==> flow/design.v <==
`timescale 1ns / 1ps
module captura_de_datos_downsampler(
	input PCLK,
	input HREF,
	input VSYNC,
	input D0,
	input D1,
	input D2,
	input D3,
	input D4,
	input D5,
	input D6,
	input D7,
	output reg [7:0] DP_RAM_data_in,
	output reg [16:0] DP_RAM_addr_in,
	output reg DP_RAM_regW
   );
	reg cont=1'b0;
	reg [7:0] color;
	always@(posedge PCLK)
	begin
		if(HREF & ~VSYNC & DP_RAM_addr_in != 76800)
		begin			
			color[0] = D0;
			color[1] = D1;
			color[2] = D2;
			color[3] = D3;
			color[4] = D4;
			color[5] = D5;
			color[6] = D6;
			color[7] = D7;
			if (cont==0)
			begin
				DP_RAM_data_in <= {color[7:5],color[2:0],DP_RAM_data_in[1:0]};
				DP_RAM_regW = 0;
			end
			else 
			begin
				DP_RAM_data_in <= {DP_RAM_data_in[7:2],color[4:3]};
				DP_RAM_regW = 1;
			end
			cont = cont+1;	
		end
	end
	always@(negedge PCLK)
	begin
		if(HREF & ~VSYNC & (cont == 1))
		begin
			DP_RAM_addr_in =DP_RAM_addr_in+1;
		end
		if(~HREF & VSYNC)
			DP_RAM_addr_in = 0;
	end
endmodule
# ---- Reports on captura_de_datos_downsampler
# Tool output for the design above, in the order of the flow.
# Line numbers count from 1 in the design file above.
# Not given: --
dict set report inputs {
  top_module {captura_de_datos_downsampler}
  clock_port {PCLK}
  cell_library {sky130hd}
  lib_corner {tt_025C_1v80}
}

# ---- After elaboration
# Yosys after proc, flatten, opt, wreduce and memory -nomap, before mapping. Enables and synchronous resets that opt folds into registers are not counted as muxes. Memory bits, and registers merged into a memory's read port (data or address), are not among the register bits. Print and check cells are not counted. Equal cells are merged and count once.
dict set report op_classes {
  add_sub_neg 2
  equal 1
  bitwise 7
  reduce_and_logical 2
  muxes 1
}
# operator count
set op_table {}
lappend op_table {{17-bit by 1-bit adder with 17-bit output (second input constant)} 1}
lappend op_table {{17-bit != test (second input constant)} 1}
lappend op_table {{1-bit AND} 4}
lappend op_table {{2-bit AND reduction} 2}
lappend op_table {{1-bit inverter} 3}
lappend op_table {{1-bit adder (second input constant)} 1}
lappend op_table {{1-bit 2-to-1 mux} 1}
dict set report word_totals {
  out_inout_bits 26
  inputBits 11
  wordCells 18
  reg_bits 27
}

# ---- Depth
# Depth = most cells in a row (Yosys ltp): at word level without a register or memory, in the mapped netlist without a sequential cell, where the memories' decode and read muxes count.
dict set report depth {
  word_depth 4
  ABC_AREA 0
  depth_mapped 6
  depth_no_buf 5
}

# ---- After synthesis
# The flow's flattened synthesis, as Yosys stat reports it; memories are mapped. The netlist is that of the ABC_AREA named above (0 if unset); the other value can give another one.
# type count type_area_um2
set types {}
lappend types {sky130_fd_sc_hd__dfxtp_1 17 340.326}
lappend types {sky130_fd_sc_hd__edfxtp_1 10 300.288}
lappend types {sky130_fd_sc_hd__nor2_1 16 60.058}
lappend types {sky130_fd_sc_hd__mux2_2 4 45.043}
lappend types {sky130_fd_sc_hd__xnor2_1 5 43.792}
lappend types {sky130_fd_sc_hd__nand3_1 7 35.034}
lappend types {sky130_fd_sc_hd__nor2b_1 5 31.28}
lappend types {sky130_fd_sc_hd__or4_1 4 30.029}
lappend types {sky130_fd_sc_hd__inv_1 7 26.275}
lappend types {sky130_fd_sc_hd__nand2_1 7 26.275}
lappend types {sky130_fd_sc_hd__xor2_1 3 26.275}
lappend types {sky130_fd_sc_hd__a21oi_1 5 25.024}
lappend types {sky130_fd_sc_hd__ha_1 2 25.024}
lappend types {sky130_fd_sc_hd__nor3_1 5 25.024}
lappend types {sky130_fd_sc_hd__nand4b_4 1 23.773}
lappend types {sky130_fd_sc_hd__nor4b_1 2 17.517}
lappend types {sky130_fd_sc_hd__o31ai_1 2 15.014}
lappend types {sky130_fd_sc_hd__or3_2 2 15.014}
# Other cell types: 10; their cells: 13.
dict set report mapped {
  cell_count 117
  ff_cells 27
  area_um2 1196.1
  buffers 3
}

; 2 stored runs of captura_de_datos_downsampler in the flow (synthesis by Yosys, layout by OpenROAD, sky130hd cells), in arbitrary order. Constraints: input delay and output delay 20% of the set period each, output load 0.01 pF.
; By "design_power_mw" is meant OpenSTA's value without simulated activity: inputs other than the clock are taken to toggle once in ten clock periods, and the tool carries that through the logic.

[entry A: settings]
period_ns = 3.77
CORE_UTILIZATION = 57
PLACE_DENSITY_LB_ADDON = 0.24
HOLD_SLACK_MARGIN = 0.26
GPL_TIMING_DRIVEN = 1
CTS_CLUSTER_SIZE = 80
CAP_MARGIN = 40
MIN_ROUTING_LAYER = met1
CORE_MARGIN = 2
SLEW_MARGIN = 20
[entry A: results]
finalUtil_frac = 0.932
yosys_chip_area_um2 = 1196.1
die_footprint_um2 = 2481.0
fin_hold_ws_ns = 0.526
setup_worst_slack_ns = -0.004
design_power_mw = 0.6123
setupTns_ns = -0.025
finalCellArea_um2 = 1829.2

[entry B: settings]
period_ns = 8.52
CORE_UTILIZATION = 48
SETUP_SLACK_MARGIN = 1.98
PLACE_DENSITY = 0.76
CORE_ASPECT_RATIO = 0.63
CORE_MARGIN = 9
GPL_TIMING_DRIVEN = 0
CTS_CLUSTER_DIAMETER = 143
MAX_ROUTING_LAYER = met5
CAP_MARGIN = 20
SLEW_MARGIN = 20
[entry B: results]
outcome = incomplete, routing halted on DPL-0038
